==> flow/design.v <==
package instruction_pkg;
parameter OP = 5'b01_100;
parameter ADD_SUB  = 3'b000;
parameter SLT      = 3'b010;
parameter SLTU     = 3'b011;
parameter XOR      = 3'b100;
parameter OR       = 3'b110;
parameter AND      = 3'b111;
parameter SLL      = 3'b001;
parameter SRL_SRA  = 3'b101;
parameter ADD_7 = 7'b0000000;
parameter SUB_7 = 7'b0100000;
parameter SRL_7 = 7'b0000000;
parameter SRA_7 = 7'b0100000;
parameter MUL    = 3'b000;
parameter MULH   = 3'b001;
parameter MULHSU = 3'b010;
parameter MULHU  = 3'b011;
parameter DIV    = 3'b100;
parameter DIVU   = 3'b101;
parameter REM    = 3'b110;
parameter REMU   = 3'b111;
parameter MULDIV_7 = 7'b0000001;
parameter OPIMM = 5'b00_100;
parameter ADDI      = 3'b000;
parameter SLTI      = 3'b010;
parameter SLTIU     = 3'b011;
parameter XORI      = 3'b100;
parameter ORI       = 3'b110;
parameter ANDI      = 3'b111;
parameter SLLI      = 3'b001;
parameter SRLI_SRAI = 3'b101;
parameter SRLI_7 = 7'b0000000;
parameter SRAI_7 = 7'b0100000;
parameter BRANCH = 5'b11_000;
parameter BEQ  = 3'b000;
parameter BNE  = 3'b001;
parameter BLT  = 3'b100;
parameter BGE  = 3'b101;
parameter BLTU = 3'b110;
parameter BGEU = 3'b111;
parameter AUIPC = 5'b00_101;
parameter LUI   = 5'b01_101;
parameter JALR  = 5'b11_001;
parameter JAL   = 5'b11_011;
parameter LOAD = 5'b00_000;
parameter LB   = 3'b000;
parameter LH   = 3'b001;
parameter LW   = 3'b010;
parameter LBU  = 3'b100;
parameter LHU  = 3'b101;
parameter STORE = 5'b01_000;
parameter SB   = 3'b000;
parameter SH   = 3'b001;
parameter SW   = 3'b010;
endpackage : instruction_pkg
`default_nettype none
module mem_access
(
    input logic clk,
    input logic [3:0] minst,
    input logic rdx_v,
    input logic signed [31:0] rs2_data_x,
    input logic signed [31:0] rd_data_x,
    output logic signed [31:0] rd_data_m,
    output logic dtcm_en,
    output logic [3:0] dtcm_wen,
    output logic [31:0] dtcm_addr,
    input logic [31:0] dtcm_rdata,
    output logic [31:0] dtcm_wdata
);
    assign dtcm_en = (minst[3:2] != 2'b11);
    assign dtcm_addr = rd_data_x;
    always_comb begin
        casez({minst, dtcm_addr[1:0]})
            6'b1000_00 : begin dtcm_wen = 4'h1; dtcm_wdata = {4{rs2_data_x[7:0]}}; end
            6'b1000_01 : begin dtcm_wen = 4'h2; dtcm_wdata = {4{rs2_data_x[7:0]}}; end
            6'b1000_10 : begin dtcm_wen = 4'h4; dtcm_wdata = {4{rs2_data_x[7:0]}}; end
            6'b1000_11 : begin dtcm_wen = 4'h8; dtcm_wdata = {4{rs2_data_x[7:0]}}; end
            6'b1001_0? : begin dtcm_wen = 4'h3; dtcm_wdata = {2{rs2_data_x[15:0]}}; end
            6'b1001_1? : begin dtcm_wen = 4'hc; dtcm_wdata = {2{rs2_data_x[15:0]}}; end
            6'b1010_?? : begin dtcm_wen = 4'hf; dtcm_wdata = rs2_data_x; end
            default : begin dtcm_wen = 4'h0; dtcm_wdata = 32'hx; end
        endcase
    end    
    wire dtcm_ld = (minst[3] == 1'b0);
    logic [3:0] minst_m;
    logic rdx_v_m;
    logic [1:0] dtcm_aln_addr;
    logic signed [31:0] dtcm_aln_data;
    logic signed [31:0] rd_data_l;
    assign rd_data_m = (rdx_v_m) ? rd_data_l : dtcm_aln_data;
    always_comb begin
        casez({minst_m, dtcm_aln_addr})
            6'b0000_00 : dtcm_aln_data = 32'(signed'(dtcm_rdata[ 0+:8]));
            6'b0000_01 : dtcm_aln_data = 32'(signed'(dtcm_rdata[ 8+:8]));
            6'b0000_10 : dtcm_aln_data = 32'(signed'(dtcm_rdata[16+:8]));
            6'b0000_11 : dtcm_aln_data = 32'(signed'(dtcm_rdata[24+:8]));
            6'b0001_0? : dtcm_aln_data = 32'(signed'(dtcm_rdata[ 0+:16]));
            6'b0001_1? : dtcm_aln_data = 32'(signed'(dtcm_rdata[16+:16]));
            6'b0010_?? : dtcm_aln_data = dtcm_rdata;
            6'b0100_00 : dtcm_aln_data = 32'(unsigned'(dtcm_rdata[ 0+:8]));
            6'b0100_01 : dtcm_aln_data = 32'(unsigned'(dtcm_rdata[ 8+:8]));
            6'b0100_10 : dtcm_aln_data = 32'(unsigned'(dtcm_rdata[16+:8]));
            6'b0100_11 : dtcm_aln_data = 32'(unsigned'(dtcm_rdata[24+:8]));
            6'b0101_0? : dtcm_aln_data = 32'(unsigned'(dtcm_rdata[ 0+:16]));
            6'b0101_1? : dtcm_aln_data = 32'(unsigned'(dtcm_rdata[16+:16]));
            default : dtcm_aln_data = 32'hx;
        endcase
    end    
    always_ff @ (posedge clk) begin
        if(dtcm_ld) begin
            minst_m <= minst;
            dtcm_aln_addr <= rd_data_x[1:0];
        end    
        rdx_v_m <= rdx_v;
        if (rdx_v) begin
            rd_data_l <= rd_data_x;
        end
    end
endmodule
## Tool chain data of mem_access

The steps from the RTL of mem_access to its reports follow in flow order.
Line numbers count from 1 in the design file above.
Operators carry their Yosys type and port widths (W data, S select, Z words).
Cell names lack the library's common part.
Not given: n/a

| inputs | value |
|---|---|
| design top | mem_access |
| clock port | clk |
| standard-cell library | sky130hd |
| library corner | tt_025C_1v80 |

## Word-level counts

Source: Yosys, flattened and elaborated, memories not mapped. Widths are those after wreduce; folded enables and synchronous resets count as part of the registers. Registers that Yosys merges into a memory's read port (data or address) are not register bits. Print and check cells do not count. Equal cells are merged and count once.

| word-level totals | value |
|---|---|
| bits in registers | 38 |
| bits of input ports | 102 |
| output and inout bits | 101 |
| elaborated cells | 31 |

| operators by class | value |
|---|---|
| equality and inequality tests | 20 |
| multiplexer cells | 4 |
| reduce/logical cells | 3 |

Operators by type and width:

| operator | number |
|---|---|
| $pmux W32 S13 | 1 |
| $pmux W32 S3 | 1 |
| $mux W32 | 1 |
| $eq A5 B5 Y1 const B | 6 |
| $pmux W4 S7 | 1 |
| $eq A6 B6 Y1 const B | 4 |
| $eq A4 B4 Y1 const B | 3 |
| $eq A5 B2 Y1 const B | 2 |
| $eq A4 B2 Y1 const B | 2 |
| $logic_not A6 Y1 | 1 |
| $eq A5 B1 Y1 const B | 1 |
| $reduce_or A4 Y1 | 1 |
| $eq A3 B2 Y1 const B | 1 |
| $ne A2 B2 Y1 const B | 1 |
| $reduce_or A2 Y1 | 1 |

## Depth

Depth = most cells in a row (Yosys ltp): at word level without a register or memory, in the mapped netlist without a sequential cell, where the memories' decode and read muxes count.

| logic depth | value |
|---|---|
| word-level depth | 3 |
| ABC_AREA | 0 |
| mapped depth | 7 |
| mapped depth without buffers | 4 |

## Mapped cells and area

Yosys stat after the flow's synthesis: flattened, memories mapped to cells. It holds for the ABC_AREA given above (unset counts as 0); a run with the other value may have another netlist.

Cells by type:

| cell type | number | area in all (um^2) |
|---|---|---|
| edfxtp_1 | 37 | 1.11E+03 |
| buf_4 | 42 | 315.302 |
| nand2_1 | 41 | 153.898 |
| nor2b_1 | 23 | 143.888 |
| a21oi_1 | 26 | 130.125 |
| a22oi_1 | 16 | 120.115 |
| mux2_2 | 9 | 101.347 |
| o21ai_0 | 18 | 90.086 |
| a221o_1 | 8 | 80.077 |
| mux2i_1 | 8 | 80.077 |
| and2_1 | 8 | 50.048 |
| buf_2 | 8 | 40.038 |
| nand3_1 | 7 | 35.034 |
| a2bb2oi_1 | 3 | 26.275 |
| clkbuf_1 | 7 | 26.275 |
| inv_1 | 7 | 26.275 |
| nand2b_1 | 4 | 25.024 |
| buf_6 | 2 | 22.522 |

Not listed: further types 21, cells in them 32.

| mapped netlist | value |
|---|---|
| mapped cells | 306 |
| chip area (Yosys) | 2829.0 um^2 |
| sequential part of the area | 1131.1 um^2 |
| flip-flops | 38 |
| buffer cells | 60 |

## Timing after synthesis

Source: OpenSTA report_checks on the synthesized netlist (no wires, ideal clock, input and output delay 20% of the period each), path of least setup slack; recovery checks are left aside. Register names are those of the netlist, which keeps one name where synthesis merged equal registers.

| timing after synthesis | value |
|---|---|
| path type | input -> output |
| from | input minst[0] |
| to | output dtcm_wdata[16] |
| clock period | 2530 ps |
| input delay | 506 ps |
| output delay | 506 ps |
| launch time at the first pin | 506 ps |
| arrival | 1500 ps |
| data required time | 2024 ps |
| setup slack | 524 ps |
| delay of the path | 994 ps |
| driving pins on the path | 4 |
| buffers on the path | 2 |
| synthesis period reached | 2006 ps |

"delay of the path" = arrival - input delay + setup time.
At an output port there is no setup time.
"driving pins on the path" counts driving pins, that of a launching flip-flop among them; a cell with two outputs on the path counts twice.
"synthesis period reached" is the clock period less the worst setup slack; recovery checks do not enter. This is arithmetic on one report: input and output delays are still those of the set period (20% each).
The rows between start and end are the longest chain of elaborated cells between them; the timing report does not say that the signal goes this way. Where chains are equally long, one stands for them.
Each line given opens the expression or statement behind the cell; cells for indexed reads and writes are added by Yosys, which also makes memories of some case tables.

| on the way, after synthesis | value |
|---|---|
| cells stage by stage | nor4bb_1 -> buf_2 -> buf_2 -> mux2_2 |
| cells in the longest elaborated chain | 3 |
| elaborated cells on any way between the ends | 10 |
| RTL lines with such cells | 1 |
| classes of those cells | eq/ne: 7; mux: 1; reduce/logical: 2 |

Ends and longest elaborated chain, after synthesis:

| what | RTL line | source |
|---|---|---|
| start: declaration | 61 | `input logic [3:0] minst,` |
| $eq A5 B5 Y1 | 75 | `casez({minst, dtcm_addr[1:0]})` |
| $reduce_or A2 Y1 | n/a |  |
| $pmux W32 S3 | 75 |  |
| end: declaration | 70 | `output logic [31:0] dtcm_wdata` |

## Path in the finished layout

Path of least setup slack in the final report of stored run 1 (OpenROAD, finished layout, wires in). Where an end is a register, its clock arrival counts in the times.
The path's times are printed in steps of 10 ps; the period is the one set.

| timing after layout | value |
|---|---|
| path type | input -> output |
| from | input minst[2] |
| to | output dtcm_wdata[20] |
| clock period | 2950 ps |
| input delay | 590 ps |
| output delay | 590 ps |
| launch time at the first pin | 590 ps |
| arrival | 2290 ps |
| data required time | 2360 ps |
| setup slack | 70 ps |
| driving pins on the path | 6 |
| buffers on the path | 4 |

The rows between start and end are the longest chain of elaborated cells between them; the timing report does not say that the signal goes this way. Where chains are equally long, one stands for them.

| on the way, after layout | value |
|---|---|
| cells stage by stage | dlygate4sd2_1 -> nor4bb_4 -> buf_4 -> buf_12 -> mux2_2 -> clkdlybuf4s50_1 |
| cells in the longest elaborated chain | 3 |
| elaborated cells on any way between the ends | 10 |
| RTL lines with such cells | 1 |
| classes of those cells | eq/ne: 7; mux: 1; reduce/logical: 2 |

Ends and longest elaborated chain, after layout:

| what | RTL line | source |
|---|---|---|
| start: declaration | 61 | `input logic [3:0] minst,` |
| $eq A5 B5 Y1 | 75 | `casez({minst, dtcm_addr[1:0]})` |
| $reduce_or A2 Y1 | n/a |  |
| $pmux W32 S3 | 75 |  |
| end: declaration | 70 | `output logic [31:0] dtcm_wdata` |

Lab notebook: mem_access

mem_access through Yosys and OpenROAD on sky130hd: 2 stored runs, unordered, with their settings and measured results. The constraints put input and output delay at 20% of the set period each and load the outputs with 0.01 pF.
By "critical path time" is meant the share of the clock period that the worst setup path is allowed (20% is reserved at inputs, 20% at outputs), minus its slack. Clock arrival times at its registers enter into it.
By "overall power" is meant OpenSTA's value without simulated activity: inputs other than the clock are taken to toggle once in ten clock periods, and the tool carries that through the logic.
"critical path time" is known to 10 ps.

#### Stored run 1

| setting | value |
|---|---|
| period_ns | `2.95` |
| CORE_UTILIZATION | `15` |
| PLACE_DENSITY_LB_ADDON | `0.03` |
| CTS_CLUSTER_SIZE | `95` |
| CTS_CLUSTER_DIAMETER | `49` |
| MIN_ROUTING_LAYER | `met1` |
| MAX_ROUTING_LAYER | `met5` |
| CAP_MARGIN | `20` |
| CORE_MARGIN | `2` |
| SLEW_MARGIN | `20` |

| result | value |
|---|---|
| critical path time | 1700 ps |
| kind of the worst setup path | input -> output |
| worst setup slack after layout | 71 ps |
| overall power | 1.902 mW |
| final design utilization | 0.287 |
| area of the synthesized netlist | 2829.0 um^2 |
| total die area | 19974.2 um^2 |
| total negative setup slack | 0 ps |

#### Stored run 2

| setting | value |
|---|---|
| period_ns | `2.79` |
| CORE_UTILIZATION | `60` |
| SETUP_SLACK_MARGIN | `0.47` |
| PLACE_DENSITY_LB_ADDON | `0.18` |
| CORE_MARGIN | `5` |
| CELL_PAD_IN_SITES_GLOBAL_PLACEMENT | `0` |
| CELL_PAD_IN_SITES_DETAIL_PLACEMENT | `0` |
| TNS_END_PERCENT | `95` |
| GPL_TIMING_DRIVEN | `0` |
| CTS_CLUSTER_SIZE | `15` |
| CAP_MARGIN | `5` |
| SLEW_MARGIN | `35` |
| MIN_ROUTING_LAYER | `met2` |

No results, placement failed with FLW-0024.
