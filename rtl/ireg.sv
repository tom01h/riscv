==> flow/design.v <==
package instruction_pkg;
parameter OP = 5'b01_100;
parameter ADD_SUB  = 3'b000;
parameter SLT      = 3'b010;
parameter SLTU     = 3'b011;
parameter XOR      = 3'b100;
parameter OR       = 3'b110;
parameter AND      = 3'b111;
parameter SLL      = 3'b001;
parameter SRL_SRA  = 3'b101;
parameter ADD_7 = 7'b0000000;
parameter SUB_7 = 7'b0100000;
parameter SRL_7 = 7'b0000000;
parameter SRA_7 = 7'b0100000;
parameter MUL    = 3'b000;
parameter MULH   = 3'b001;
parameter MULHSU = 3'b010;
parameter MULHU  = 3'b011;
parameter DIV    = 3'b100;
parameter DIVU   = 3'b101;
parameter REM    = 3'b110;
parameter REMU   = 3'b111;
parameter MULDIV_7 = 7'b0000001;
parameter OPIMM = 5'b00_100;
parameter ADDI      = 3'b000;
parameter SLTI      = 3'b010;
parameter SLTIU     = 3'b011;
parameter XORI      = 3'b100;
parameter ORI       = 3'b110;
parameter ANDI      = 3'b111;
parameter SLLI      = 3'b001;
parameter SRLI_SRAI = 3'b101;
parameter SRLI_7 = 7'b0000000;
parameter SRAI_7 = 7'b0100000;
parameter BRANCH = 5'b11_000;
parameter BEQ  = 3'b000;
parameter BNE  = 3'b001;
parameter BLT  = 3'b100;
parameter BGE  = 3'b101;
parameter BLTU = 3'b110;
parameter BGEU = 3'b111;
parameter AUIPC = 5'b00_101;
parameter LUI   = 5'b01_101;
parameter JALR  = 5'b11_001;
parameter JAL   = 5'b11_011;
parameter LOAD = 5'b00_000;
parameter LB   = 3'b000;
parameter LH   = 3'b001;
parameter LW   = 3'b010;
parameter LBU  = 3'b100;
parameter LHU  = 3'b101;
parameter STORE = 5'b01_000;
parameter SB   = 3'b000;
parameter SH   = 3'b001;
parameter SW   = 3'b010;
endpackage : instruction_pkg
`default_nettype none
module ireg
(
    input logic clk,
    input logic reset,
    input logic [4:0] rs1,
    input logic [4:0] rs2,
    input logic [4:0] rd,
    input logic rs1_v,
    input logic rs2_v,
    input logic rdx_v,
    input logic rdm_v,
    output logic stall_i,
    output logic hazard_x,
    input logic signed [31:0] rd_data_x,
    input logic signed [31:0] rd_data_m,
    output logic signed [31:0] rs1_data,
    output logic signed [31:0] rs2_data,
    input logic [2:0] div_inst,  
    input logic signed [33:0] alu_l,
    input logic eq_o,
    output logic div_wb,
    output logic RSIGN,
    output logic signed [31:0] Qo
);
    logic signed [31:0] register [0:31];
    logic signed [31:0] rs1_rdata;
    logic rs1_bypass_m;
    logic rs1_bypass_x;
    logic signed [31:0] rs2_rdata;
    logic rs2_bypass_m;
    logic rs2_bypass_x;
    logic signed [31:0] rd_data_w;
    logic signed [31:0] rd_datax_m;
    logic [4:0] rd_m;
    logic rdm_v_m;
    logic div_run;
    logic div_last;
    logic div_fin;
    logic signed [63:0] REM;
    logic signed [31:0] Q;
    logic QSIGN;
    always_ff @ (posedge clk) begin
        if(rdm_v_m)  register[rd_m] <= rd_data_m;
        rs1_rdata <= register[rs1];
        rs2_rdata <= register[rs2];
    end
    wire signed [31:0] rs1_data_i = (rs1_bypass_x) ? rd_datax_m : ((rs1_bypass_m) ? rd_data_w : rs1_rdata);
    wire signed [31:0] rs2_data_i = (rs2_bypass_x) ? rd_datax_m : ((rs2_bypass_m) ? rd_data_w : rs2_rdata);
    assign rs1_data = (div_fin) ? 0 : ((div_inst[0]) ? 32'h0      : ((div_run|div_last) ? REM[63:32] : rs1_data_i));
    assign rs2_data = (div_fin) ? Q : ((div_inst[0]) ? rs2_data_i : ((div_run|div_last) ? divisor    : rs2_data_i));
    always_ff @ (posedge clk) begin
        rs1_bypass_m <= (rs1 == rd_m) & rdm_v_m;
        rs2_bypass_m <= (rs2 == rd_m) & rdm_v_m;
        rs1_bypass_x <= (rs1 == rd)   & rdx_v;
        rs2_bypass_x <= (rs2 == rd)   & rdx_v;
        rdm_v_m <= rdm_v;
        if (rdx_v) begin
            rd_datax_m <= rd_data_x;
        end
        if (rdm_v) begin
            rd_m <= rd;
        end
        if (rdm_v_m) rd_data_w <= rd_data_m;
    end
    logic rs1_hazard_x;
    logic rs2_hazard_x;
    always_ff @ (posedge clk) begin
        rs1_hazard_x <= (rs1 == rd) & !rdx_v & rdm_v & rs1_v;
        rs2_hazard_x <= (rs2 == rd) & !rdx_v & rdm_v & rs2_v;
    end
    assign stall_i = hazard_x | (|div_inst) | div_run | div_last&QSIGN;
    assign hazard_x = rs1_hazard_x | rs2_hazard_x;
    always_ff @ (posedge clk) begin
        if(div_inst[0])         RSIGN <= rs1_data_i[31];
        else if(div_inst[1])    RSIGN <= 1'b0;
        if(div_inst[2])         QSIGN <= (rs1_data_i[31]^rs2_data_i[31]) & ~eq_o;  
        else if(|div_inst[1:0]) QSIGN <= 1'b0;
    end
    assign div_run = (div_count != 0);
    always_ff @ (posedge clk) begin
        div_last <= div_run & (div_count==31);
        div_fin  <= div_last & QSIGN;
    end
    logic [4:0] div_count;
    always_ff @ (posedge clk) begin
        if(reset)               div_count <= 0;
        else if(|div_inst)      div_count <= 1;
        else if(div_count != 0) div_count <= div_count +1;
        else                    div_count <= 0;
    end
    assign div_wb = div_last&~QSIGN|div_fin&QSIGN;
    logic signed [31:0] divisor;
    always_ff @ (posedge clk) begin
        if(div_inst[0])
            if(rs1_data_i[31]^rs2_data[31])  divisor <= alu_l[31:0];  
            else                             divisor <= rs2_data;
        else if (div_inst[1])                divisor <= rs2_data;
    end
    wire Qi = (~alu_l[33]&~RSIGN) | ((alu_l[33] | (eq_o&(REM[31:0]==0)))&RSIGN);
    wire signed [31:0] Qt = (Qi) ? {Q[30:0],1'b1} : {Q[30:0],1'b0};
    always_ff @ (posedge clk) begin
        if(div_inst[0])            REM <= {63'(rs1_data_i), 1'b0};
        else if (div_inst[1])      REM <= {31'h0, rs1_data_i, 1'b0};
        else if(div_run|div_last)
            if(Qi)                 REM <= {alu_l[30:0], REM[31:0],1'b0};
            else                   REM <= {REM[62:0], 1'b0};
        if(|div_inst)             Q <= 0;
        else if(div_run|div_last) Q <= Qt;
    end
    assign Qo = (div_fin) ? alu_l[31:0] : Qt;
endmodule
Reports on ireg
What the tools print for ireg, step after step.
Lines are those of the file above, counted from 1.
Operators: Yosys type, input widths -> output width; for muxes data width and select width s.
Library cell names are shortened.
A cell with -- has no value.
Set-up
  top: ireg
  clock: clk
  standard-cell library: sky130hd
  corner: tt_025C_1v80

Word-level counts
Yosys after proc, flatten, opt, wreduce and memory -nomap, before mapping. Memory bits, and registers merged into a memory's read port (data or address), are not among the register bits. Print and check cells are not counted.
Yosys's memory passes give these memory sizes; they may raise the number of words (mostly to a power of two), join words into wider ones and drop unused or constant bits.
Storage and ports
  memory cells: 1
  register bits after elaboration: 213
  ROM bits: 0
  bits in latches: 0
  word width x clocked read ports: 64
  bits in writable memories: 1024
  output and inout port bits: 100
  word-level cells: 97
  bits of input ports: 123
Memories
  register: depth 32, bits a word 32, read ports 2, wr ports 1, RTL line 82  | logic signed [31:0] register [0:31];
Operators by class
  shifts and indexed selects: 0
  reductions and logical operators: 9
  bitwise gates (word level): 33
  muxes and demuxes: 28
  multiply operators: 0
  add/subtract/negate cells: 1
  divide/modulo/power cells: 0
  eq/ne operators: 5
  order comparisons: 0
Operators with widths (number)
  $mux 32: 15
  $mux 64: 4
  $logic_not 32->1: 1
  $eq 5x5->1: 4
  $and 1x1->1: 18
  $or 1x1->1: 8
  $mux 1: 8
  $not 1->1: 5
  $add 5x1->5 const B: 1
  $eq 5x5->1 const B: 1
  $reduce_bool 5->1: 1
  $reduce_or 5->1: 1
  $mux 5: 1
  $reduce_bool 2->1: 2
  $reduce_bool 3->1: 1
  $reduce_or 3->1: 1
  $xor 1x1->1: 2
  $reduce_or 2->1: 1
  $logic_not 1->1: 1

Logic depth
Depth = most cells in a row (Yosys ltp): at word level without a register or memory, in the mapped netlist without a sequential cell, where the memories' decode and read muxes count.
Depth
  depth after elaboration: 9
  ABC_AREA: 0
  depth in mapped cells: 8
  mapped depth without buffers: 7

Mapped cells and area
Yosys stat after the flow's synthesis: flattened, memories mapped to cells. It holds for the ABC_AREA given above (unset counts as 0); a run with the other value may have another netlist.
Cell types
  edfxtp_1: number 1190, total area 3.57E+04 um2
  mux4_2: number 640, total area 1.44E+04 um2
  dfxtp_1: number 110, total area 2.2E+03 um2
  mux2_2: number 154, total area 1.73E+03 um2
  nand2_1: number 261, total area 979.69 um2
  mux2i_1: number 95, total area 950.912 um2
  clkbuf_1: number 161, total area 604.33 um2
  o21ai_0: number 88, total area 440.422 um2
  a21oi_1: number 66, total area 330.317 um2
  buf_2: number 47, total area 235.226 um2
  o211ai_1: number 31, total area 232.723 um2
  nand4_1: number 33, total area 206.448 um2
  nor2_1: number 41, total area 153.898 um2
  xor2_1: number 13, total area 113.859 um2
  buf_1: number 26, total area 97.594 um2
  xnor2_1: number 10, total area 87.584 um2
  nor4_1: number 10, total area 62.56 um2
  o21ai_1: number 10, total area 50.048 um2
Not listed: further types 29, cells in them 71.
Mapped netlist
  mapped area: 59164.2 um2
  buffers: 242
  flip-flop cells: 1300
  cells in the netlist: 3057
  sequential area: 37936.4 um2

Worst setup path after synthesis
Path of least setup slack by OpenSTA after synthesis, without wires, with an ideal clock, recovery checks aside; 20% of the period is set as input and as output delay. Where synthesis merged equal registers, the netlist keeps one of their names.
Timing path after synthesis
  kind: input port to flip-flop
  start: input div_inst[0]
  end: register REM[10]
  stages: 5
  period: 7.38 ns
  arrival: 3.500 ns
  library setup time: 0.681 ns
  path delay: 2.705 ns
  launch time at the first pin: 1.476 ns
  slack: 3.198 ns
  input delay: 1.476 ns
  path buffers: 3
  data required time: 6.699 ns
  synthesis period reached: 4.182 ns
"path delay" = arrival - input delay + setup time.
"stages" counts driving pins, that of a launching flip-flop among them; a cell with two outputs on the path counts twice.
"synthesis period reached" = period - worst setup slack (recovery checks aside). The figure is calculated, with input and output delays left at 20% of the set period.
Between the ends stands the longest chain of elaborated cells between them, by number of cells; it is not shown to be the way that was timed. Of several equally long chains one is given.
A line is the first line of the expression or statement that the cell stems from. Yosys adds cells for indexed reads and writes and turns some case tables into memories.
At most two assigning lines are given for a register; there are more.
The path ends at the enable pin of a flip-flop; only ways to that pin are counted.
Between the ends, after synthesis
  cell sequence: clkbuf_1 nor2_1 clkbuf_1 clkbuf_1 nand2_1
  cells in the longest elaborated chain: 1
  elaborated cells on any way between the ends: 1
  source lines of those cells: 0
  classes of those cells: 1 x reduce/logical
Ends and longest elaborated chain, after synthesis
  start: declaration: RTL line 75  | input logic [2:0] div_inst,
  $reduce_bool 3->1
  end: assignment: RTL line 159  | if(div_inst[0])            REM <= {63'(rs1_data_i), 1'b0};
  end: assignment: RTL line 160  | else if (div_inst[1])      REM <= {31'h0, rs1_data_i, 1'b0};
  end: declaration: RTL line 96  | logic signed [63:0] REM;

Path in the finished layout
From the final timing report of job 1: the path of least setup slack in the routed layout; clock arrival at registers is part of the times.
Timing path post-layout
  kind: flip-flop to output port
  start: register div_count[0]
  end: output rs2_data[12]
  stages: 10
  slack: 0.52 ns
  data required time: 3.38 ns
  launch time at the first pin: 0.76 ns
  path buffers: 3
  output delay: 0.85 ns
  arrival: 2.87 ns
  period: 4.23 ns
Between the ends stands the longest chain of elaborated cells between them, by number of cells; it is not shown to be the way that was timed. Of several equally long chains one is given.
At most two assigning lines are given for a register; there are more.
Between the ends, post-layout
  cell sequence: dfxtp_2 inv_2 ha_4 or4b_4 o21ai_4 buf_12 buf_4 mux2i_2 o21ai_1 dlygate4sd2_1
  cells in the longest elaborated chain: 5
  elaborated cells on any way between the ends: 5
  classes of those cells: 3 x mux; 1 x logic; 1 x reduce/logical
Ends and longest elaborated chain, post-layout
  start: declaration: RTL line 141  | logic [4:0] div_count;
  start: assignment: RTL line 143  | if(reset)               div_count <= 0;
  start: assignment: RTL line 145  | else if(div_count != 0) div_count <= div_count +1;
  $reduce_bool 5->1: RTL line 136  | assign div_run = (div_count != 0);
  $or 1x1->1: RTL line 107  | assign rs2_data = (div_fin) ? Q : ((div_inst[0]) ? rs2_data_i : ((div_run|div_last) ? divisor    : rs2_data_i) ...
  $mux 32 (3 in a row): RTL line 107
  end: declaration: RTL line 74  | output logic signed [31:0] rs2_data,

==> results <==
Measured results for ireg: 2 stored runs of the Yosys and OpenROAD flow on sky130hd. The settings differ; the order carries no meaning. The constraints put input and output delay at 20% of the set period each and load the outputs with 0.01 pF.
"achieved clock period (ns)" is the run's clock period less its worst setup slack. It is reckoned from that one timing run; input and output delays stay at 20% of the period that was set.
"worst setup path time (ns)": the worst setup path's part of the clock period (all of it between registers, 20% less for each end at a port) less its slack. A launch clock that arrives late makes it longer, a capture clock that arrives late makes it shorter.
"finish__power__total" is the tool's figure for a default switching activity; nothing was simulated.

settings of job 1
{
  "period_ns": 4.23,
  "SETUP_SLACK_MARGIN": 1.1,
  "CAP_MARGIN": 20,
  "CORE_MARGIN": 2,
  "CORE_UTILIZATION": 40,
  "SLEW_MARGIN": 20
}
report of job 1
yosys chip area after synthesis (um^2): 59164.2
finish__design__die__area: 151002.0
finish__design__instance__area__stdcell: 70264.9
finish__design__instance__utilization: 0.4770
finish__timing__setup__ws: 0.516
finish__timing__setup__tns: 0.000
finish__timing__hold__ws: 0.486
finish__power__total: 2.943e-02
achieved clock period (ns): 3.714
worst setup path time (ns): 2.87
worst setup path kind: flip-flop to output port

settings of job 2
{
  "period_ns": 3.4,
  "CORE_UTILIZATION": 51,
  "SETUP_SLACK_MARGIN": -0.03,
  "PLACE_DENSITY_LB_ADDON": 0.18,
  "CORE_ASPECT_RATIO": 0.8,
  "CORE_MARGIN": 5,
  "CELL_PAD_IN_SITES_GLOBAL_PLACEMENT": 0,
  "TNS_END_PERCENT": 45,
  "GPL_TIMING_DRIVEN": 1,
  "CTS_CLUSTER_DIAMETER": 292,
  "CAP_MARGIN": 20,
  "SLEW_MARGIN": 20
}
report of job 2
yosys chip area after synthesis (um^2): 59164.2
finish__design__die__area: 122961.0
finish__design__instance__area__stdcell: 69755.7
finish__design__instance__utilization: 0.6073
finish__timing__setup__ws: -0.102
finish__timing__setup__tns: -2.573
finish__timing__hold__ws: 0.427
finish__power__total: 3.653e-02
achieved clock period (ns): 3.502
worst setup path time (ns): 2.82
worst setup path kind: flip-flop to output port
